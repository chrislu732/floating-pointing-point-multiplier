==> flow/design.v <==
module fp_mult(A,B,clk,reset,C,done,flow);
    input [31:0] A,B;
    input clk;
    input reset;
    output [31:0] C;
    output done, flow;
    parameter step1 = 3'b000;
    parameter step2 = 3'b001;
    parameter step3 = 3'b010;
    parameter step4 = 3'b011;
    parameter step5 = 3'b100;
    parameter step6 = 3'b101;
    parameter step7 = 3'b110;
    parameter step8 = 3'b111;
    parameter normal = 2'b00;
    parameter overflow = 2'b01;
    parameter underflow = 2'b10;
    reg [2:0] state;
    reg [1:0] r_flow;
    reg r_done;
    reg c1_out;
    reg [8:0] c2_out;
    reg [47:0] c3_out_b;
    reg [24:0] c3_out_s;
    reg [23:0] a_mult, b_mult;
    reg start;
    wire [47:0] c_mult;
    wire done_mult;
    wire a1_in = A[31];
    wire b1_in = B[31];
    wire [7:0] a2_in = A[30:23];
    wire [7:0] b2_in = B[30:23];
    wire [22:0] a3_in = A[22:0];
    wire [22:0] b3_in = B[22:0];
    assign flow = r_flow;
    assign done = r_done;
    assign C = {c1_out, c2_out[7:0], c3_out_s[22:0]};
    bit24_mult mult(a_mult, b_mult, clk, reset, start, c_mult, done_mult);
    always @(posedge clk)
    begin
        if (reset)
        begin
            r_flow <= 2'b00;
            r_done <= 1'b0;
            c1_out <= 1'b0;
            c2_out <= 9'b0;
            c3_out_s <= 25'b0;
            c3_out_b <= 48'b0;
            a_mult <= 24'b0;
            b_mult <= 24'b0;
            start <= 1'b0;
			state <= step1;
        end 
        else
        begin
            case (state)
                step1:
                begin
                    if (a2_in + b2_in < 127)
                    begin
                    r_flow <= 2'b10;
                    state <= step8;
                    end
                    else
                    begin
                    state <= step2;
                    end
                end
                step2:
                begin
                    c1_out <= a1_in ^ b1_in;
                    c2_out <= a2_in + b2_in - 127;
                    a_mult <= {1'b1, a3_in};
                    b_mult <= {1'b1, b3_in};
                    start <= 1'b1;
                    state <= step3;
                end
                step3:
                begin
                    if (done_mult)
                    begin
                        c3_out_b <= c_mult;
                        state <= step4;
                    end
                    start <= 1'b0;
                end
                step4:
                begin
                    if (c3_out_b[47])
                    begin
                        c3_out_b <= c3_out_b >> 1;
                        c2_out <= c2_out + 1;
                    end
                    state <= step5;
                end
                step5:
                begin
                    if (c2_out >= 255)
                    begin
		                r_flow <= 2'b01;
                        state <= step8;
                    end
                    else
                    begin
                        if (c3_out_b[22])
                        begin
                            c3_out_s <= c3_out_b[47:23] + 1;
                            state <= step6;
                        end
                        else 
                        begin
                            c3_out_s <= c3_out_b[47:23];
                            state <= step7;
                        end
                    end
                end
                step6: 
                begin
                    c3_out_b <= {c3_out_s, 23'b0};
                    state <= step4;
                end
                step7: r_done <= 1'b1;
                step8:
                begin
                    c1_out <= 1'b0;
                    c2_out <= 9'b0;
                    c3_out_s <= 25'b0;
                    state <= step7;
                end
            endcase
        end
    end
endmodule
module bit24_mult(A,B,clk,reset,start,C,done);
    input [23:0] A,B;
    input clk;
    input start, reset;
    output [47:0] C;
    output done;
    parameter step1 = 2'b00;
    parameter step2 = 2'b01;
    parameter step3 = 2'b10;
    reg [1:0] state;
    reg [5:0] counter;
    reg r_done;
    reg [47:0] r_c;
    reg [23:0] P, PA;
    reg[23:0] a_add, b_add;
    reg cin;
    wire [23:0] c_add;
    wire cout_add;
    assign C = r_c;
    assign done = r_done;
    bit24_select_adder adder(a_add, b_add, cin, c_add, cout_add);
    always@(posedge clk)
    begin
        if (reset)
        begin
            counter <= 0;
            r_done <= 1'b0;
            P <= 24'b0;
            PA <= 24'b0;
            a_add <= 24'b0;
            b_add <= 24'b0;
            cin <= 1'b0;
            state <= step1;
        end
        else
        begin
            case (state)
                step1:
                begin
                    if (start)
                    begin
                    counter <= 0;
                    P <= 24'b0;
                    PA <= A;
                    state <= step2;
                    end
                end
                step2:
                begin
                    if (counter == 24)
                    begin
                        r_c <= {P, PA};
                        r_done <= 1'b1;
                        state <= step1;
                    end
                    else
                    begin
                        counter <= counter + 1;
                        a_add <= {24{PA[0]}} & B;
                        b_add <= P[23:0];
                        state <= step3;
                    end
                end
                step3:
                begin
                    P <= {cout_add, c_add[23:1]};
                    PA <= {c_add[0], PA[23:1]};
                    state <= step2;
                end
            endcase
        end
    end
endmodule
module bit24_select_adder(A,B,CIN,C,COUT);
    input [23:0] A,B;
    input CIN;
    output [23:0] C;
    output COUT;
    wire [5:0] TC;
    bit4_select_adder adder1(A[3:0],B[3:0],C[3:0],CIN,TC[0]);
    bit4_select_adder adder2(A[7:4],B[7:4],C[7:4],TC[0],TC[1]);
    bit4_select_adder adder3(A[11:8],B[11:8],C[11:8],TC[1],TC[2]);
    bit4_select_adder adder4(A[15:12],B[15:12],C[15:12],TC[2],TC[3]);
    bit4_select_adder adder5(A[19:16],B[19:16],C[19:16],TC[3],TC[4]);
    bit4_select_adder adder6(A[23:20],B[23:20],C[23:20],TC[4],TC[5]);
    assign COUT = TC[5];
endmodule
module bit4_select_adder(A,B,C,CIN,COUT);
    input [3:0] A,B;
    input CIN;
    output [3:0] C;
    output COUT;
    wire COUTG,COUTV;
    wire [3:0] CG,CV;
    parameter GROUND = 1'b0;
    parameter VDD = 1'b1;
    bit4_adder adder1(A,B,CG,GROUND,COUTG);
    bit4_adder adder2(A,B,CV,VDD,COUTV);
    adder_mux mux1(CG[0],CV[0],CIN,C[0]);
    adder_mux mux2(CG[1],CV[1],CIN,C[1]);
    adder_mux mux3(CG[2],CV[2],CIN,C[2]);
    adder_mux mux4(CG[3],CV[3],CIN,C[3]);
    adder_mux mux5(COUTG,COUTV,CIN,COUT);
endmodule
module adder_mux(CG,CV,CIN,C);
    input CG,CV,CIN;
    output C;
    assign C = (CIN) ? CV : CG;
endmodule 
module bit4_adder(A,B,C,CIN,COUT);
    input [3:0] A,B;
    input CIN;
    output [3:0] C;
    output COUT;
    wire [2:0] TC;
    full_adder adder1(A[0],B[0],C[0],CIN,TC[0]);
    full_adder adder2(A[1],B[1],C[1],TC[0],TC[1]);
    full_adder adder3(A[2],B[2],C[2],TC[1],TC[2]);
    full_adder adder4(A[3],B[3],C[3],TC[2],COUT);
endmodule
module full_adder(A,B,C,CIN,COUT);
    input A,B,CIN;
    output C,COUT;
    assign C = A ^ B ^ CIN;
    assign COUT = (A & B) | (A & CIN) | (B & CIN);
endmodule
Reports on fp_mult. Tool output for the design above, in the order of the flow. Lines are those of the file above, counted from 1. Library cell names are shortened. A cell with - has no value.

Top module: fp_mult. Clock input: clk. Cell library: sky130hd. Library corner: tt_025C_1v80.

After elaboration. Counts by Yosys on the flattened word-level netlist (proc, flatten, opt, wreduce; memories kept). Register bits leave out memories and registers merged into their read ports (data or address). Print and check cells are left out. Cells with the same type and inputs are merged into one.

The figure for flip-flop bits (word level) is 290. The entry for bits in latches reads 0. Bits in writable memories: 0. Memory bits (read-only): 0. The entry for clocked read ports x word width reads 0. For memories the number is 0. Bits of input ports: 66. Under output and inout bits stands 34. Under elaborated cells stands 352.

The figure for $add $sub $neg is 5. Under multipliers stands 0. The entry for divide/modulo/power cells reads 0. Under $lt $le $gt $ge stands 2. Under eq/ne operators stands 17. The entry for shifts and indexed selects reads 0. The figure for multiplexer cells is 53. Bitwise logic cells: 232. Reduce/logical cells: 24.

Operator list (count): 48-bit case mux with 3-bit select (1); 24-bit case mux with 2-bit select (2); 1-bit AND (90); 1-bit OR (76); 1-bit XOR (58); 25-bit case mux with 2-bit select (1); 25-bit two-way mux (2); 48-bit two-way mux (1); 24-bit two-way mux (2); 47-bit two-way mux (1); 32-bit by 7-bit < comparator with 1-bit output with constant B (1); 9-bit case mux with 3-bit select (1); 1-bit two-way mux (27); 25-bit by 1-bit adder with 25-bit output with constant B (1); 24-bit AND (1); 3-bit case mux with 7-bit select (1); 2-bit AND reduction (8); 2-bit != test with constant B (6); 2-bit nonzero test (6); 3-bit equality test with constant B (4); 3-bit AND reduction (4); 6-bit case mux with 2-bit select (1); 6-bit two-way mux (2); 3-bit nonzero test (3); 8-bit by 8-bit adder with 9-bit output (1); 9-bit by 1-bit adder with 9-bit output with constant B (1); 9-bit by 7-bit subtractor with 9-bit output with constant B (1); 9-bit by 8-bit greater-or-equal comparator with 1-bit output with constant B (1).

Other operator kinds: 16; their cells: 29.

Depth. Longest topological path by Yosys (ltp), each cell counted once; first at word level (registers and memories cut), then after technology mapping (sequential cells cut; the memories' decode and read muxes count).

Depth in word-level cells: 18. The figure for ABC_AREA is 1. The entry for gate-level depth with buffers reads 20. The figure for depth with buffers taken out is 20.

Synthesis result. The flow's flattened synthesis, as Yosys stat reports it; memories are mapped. The netlist is that of the ABC_AREA named above (0 if unset); the other value can give another one. The area totals of this step are shown rounded.

Cells by type: dfxtp_1 (count 225, total area 4504.32 sq um); o21ai_0 (count 180, total area 900.864 sq um); nand2_1 (count 233, total area 874.589 sq um); edfxtp_1 (count 26, total area 780.749 sq um); nor2_1 (count 168, total area 630.605 sq um); a21oi_1 (count 125, total area 625.6 sq um); inv_1 (count 152, total area 570.547 sq um); ha_1 (count 41, total area 512.992 sq um); nand3_1 (count 80, total area 400.384 sq um); a211oi_1 (count 51, total area 382.867 sq um); clkbuf_1 (count 65, total area 243.984 sq um); buf_4 (count 32, total area 240.23 sq um); a31oi_1 (count 28, total area 175.168 sq um); o31ai_1 (count 14, total area 105.101 sq um); fa_1 (count 4, total area 80.077 sq um); nor3_1 (count 14, total area 70.067 sq um); buf_2 (count 11, total area 55.053 sq um); nand2_2 (count 8, total area 50.048 sq um).

Other cell types: 33; their cells: 111.

The figure for standard cells after synthesis is 1568. Mapped area: 0.012 sq mm. Area of sequential cells: 0.00529 sq mm. For flip-flop cells the number is 251. The entry for buffers reads 112.

Path before layout. Source: OpenSTA report_checks on the synthesized netlist (no wires, ideal clock, input and output delay 20% of the period each), path of least setup slack; recovery checks are left aside. Register names are those of the netlist, which keeps one name where synthesis merged equal registers.

Path type: input to register. Start: input port A[23]. End: register r_flow[0]. Period: 4070 ps. For input delay the number is 814 ps. The figure for library setup time is 132 ps. Under time at the first pin stands 814 ps. Arrival time: 2910 ps. The entry for required time reads 3938 ps. For slack the number is 1028 ps. Under delay of the path stands 2228 ps. The entry for stages on the path reads 16. The entry for buffers on the path reads 0. The figure for synthesis period reached is 3042 ps.

"delay of the path" is the arrival time less input delay plus setup time. "stages on the path" counts driving pins, that of a launching flip-flop among them; a cell with two outputs on the path counts twice. "synthesis period reached" is the clock period less the worst setup slack; recovery checks do not enter. This is arithmetic on one report: input and output delays are still those of the set period (20% each). The rows between start and end are the longest chain of elaborated cells between them; the timing report does not say that the signal goes this way. Where chains are equally long, one stands for them. A line is the first line of the expression or statement that the cell stems from. Yosys adds cells for indexed reads and writes and turns some case tables into memories. A register here has more assigning lines than the two given.

Cell sequence: ha_1 > inv_1 > fa_1 > o21ai_1 > a21oi_1 > o21ai_1 > xor2_1 > inv_1 > nand3_1 > a21boi_0 > ha_1 > inv_1 > nand2_1 > o21ai_0 > o21ai_0 > a21oi_1. Under length of the longest elaborated chain stands 4. For elaborated cells between the ends (all ways) the number is 6. Those cells by class: 1 x add/sub; 1 x compare; 1 x eq/ne; 2 x mux; 1 x reduce/logical.

Ends and longest elaborated chain, post-synthesis: start: declaration (RTL line 2) `input [31:0] A,B;`; 8-bit by 8-bit adder with 9-bit output (RTL line 59) `if (a2_in + b2_in < 127)`; 32-bit by 7-bit < comparator with 1-bit output (RTL line 59); 1-bit two-way mux (RTL line 59); 1-bit case mux with 2-bit select (RTL line 56) `case (state)`; end: assignment (RTL line 43) `r_flow <= 2'b00;`; end: assignment (RTL line 61) `r_flow <= 2'b10;`; end: declaration (RTL line 19) `reg [1:0] r_flow;`.

Path in the finished layout. From the final timing report of run 1: the path of least setup slack in the routed layout; clock arrival at registers is part of the times. The path's times are printed in steps of 10 ps; the period is the one set.

Path type: input to register. Start: input port B[23]. End: register r_flow[0]. Period: 6390 ps. For input delay the number is 1280 ps. The figure for library setup time is 100 ps. Under time at the first pin stands 1280 ps. Arrival time: 4270 ps. The entry for required time reads 6820 ps. For slack the number is 2560 ps. The entry for stages on the path reads 17. The entry for buffers on the path reads 1.

The rows between start and end are the longest chain of elaborated cells between them; the timing report does not say that the signal goes this way. Where chains are equally long, one stands for them. A register here has more assigning lines than the two given.

Cell sequence: clkdlybuf4s50_1 > ha_1 > inv_1 > fa_1 > o21ai_1 > a21oi_1 > o21ai_1 > xor2_1 > inv_1 > nand3_1 > a21boi_0 > ha_1 > inv_1 > nand2_1 > o21ai_0 > o21ai_0 > a21oi_1. Under length of the longest elaborated chain stands 4. For elaborated cells between the ends (all ways) the number is 6. Those cells by class: 1 x add/sub; 1 x compare; 1 x eq/ne; 2 x mux; 1 x reduce/logical.

Ends and longest elaborated chain, after layout: start: declaration (RTL line 2) `input [31:0] A,B;`; 8-bit by 8-bit adder with 9-bit output (RTL line 59) `if (a2_in + b2_in < 127)`; 32-bit by 7-bit < comparator with 1-bit output (RTL line 59); 1-bit two-way mux (RTL line 59); 1-bit case mux with 2-bit select (RTL line 56) `case (state)`; end: assignment (RTL line 43) `r_flow <= 2'b00;`; end: assignment (RTL line 61) `r_flow <= 2'b10;`; end: declaration (RTL line 19) `reg [1:0] r_flow;`.

Subject: flow runs of fp_mult

Hi,

Module fp_mult, platform sky130hd: 2 stored runs of the flow (Yosys, OpenROAD) with differing settings, in no particular order. Input and output delays are each 20% of the period that was set; the output load is 0.01 pF. "period reached": clock period set for the run, less the worst setup slack. It is reckoned from that one timing run; input and output delays stay at 20% of the period that was set. "time of the worst setup path" is the time allowed to the run's worst setup path (the clock period less input and output delay, where it has them) less its slack. Clock arrival times count: a late capture clock shortens it, a late launch clock lengthens it. "time of the worst setup path" is given in steps of 10 ps. Values from the reports are rounded here.

Run 1 has these settings: period_ns 6.39; CORE_UTILIZATION 43; SETUP_SLACK_MARGIN 0.19; PLACE_DENSITY 0.79; CORE_ASPECT_RATIO 0.75; CORE_MARGIN 3; CELL_PAD_IN_SITES_GLOBAL_PLACEMENT 0; TNS_END_PERCENT 80; ABC_AREA 1; CTS_CLUSTER_SIZE 71; CTS_CLUSTER_DIAMETER 175; CAP_MARGIN 15; SLEW_MARGIN 35. The measured setup slack of the worst path is 2560 ps. The measured time of the worst setup path is 2550 ps. Worst setup path kind: input to register. The post-layout utilization is 48.6%. The netlist area reported by Yosys reads 0.012 sq mm. The period reached comes to 3831 ps. The full die area reads 0.03 sq mm.

Run 2 has these settings: period_ns 5.57; CORE_UTILIZATION 51; PLACE_DENSITY_LB_ADDON 0.01; CORE_ASPECT_RATIO 0.65; CELL_PAD_IN_SITES_GLOBAL_PLACEMENT 3; CELL_PAD_IN_SITES_DETAIL_PLACEMENT 2; ABC_AREA 0; CTS_CLUSTER_SIZE 18; CAP_MARGIN 20; SLEW_MARGIN 40; CORE_MARGIN 2. Outcome: did not finish, placement stopped with FLW-0024.

Regards
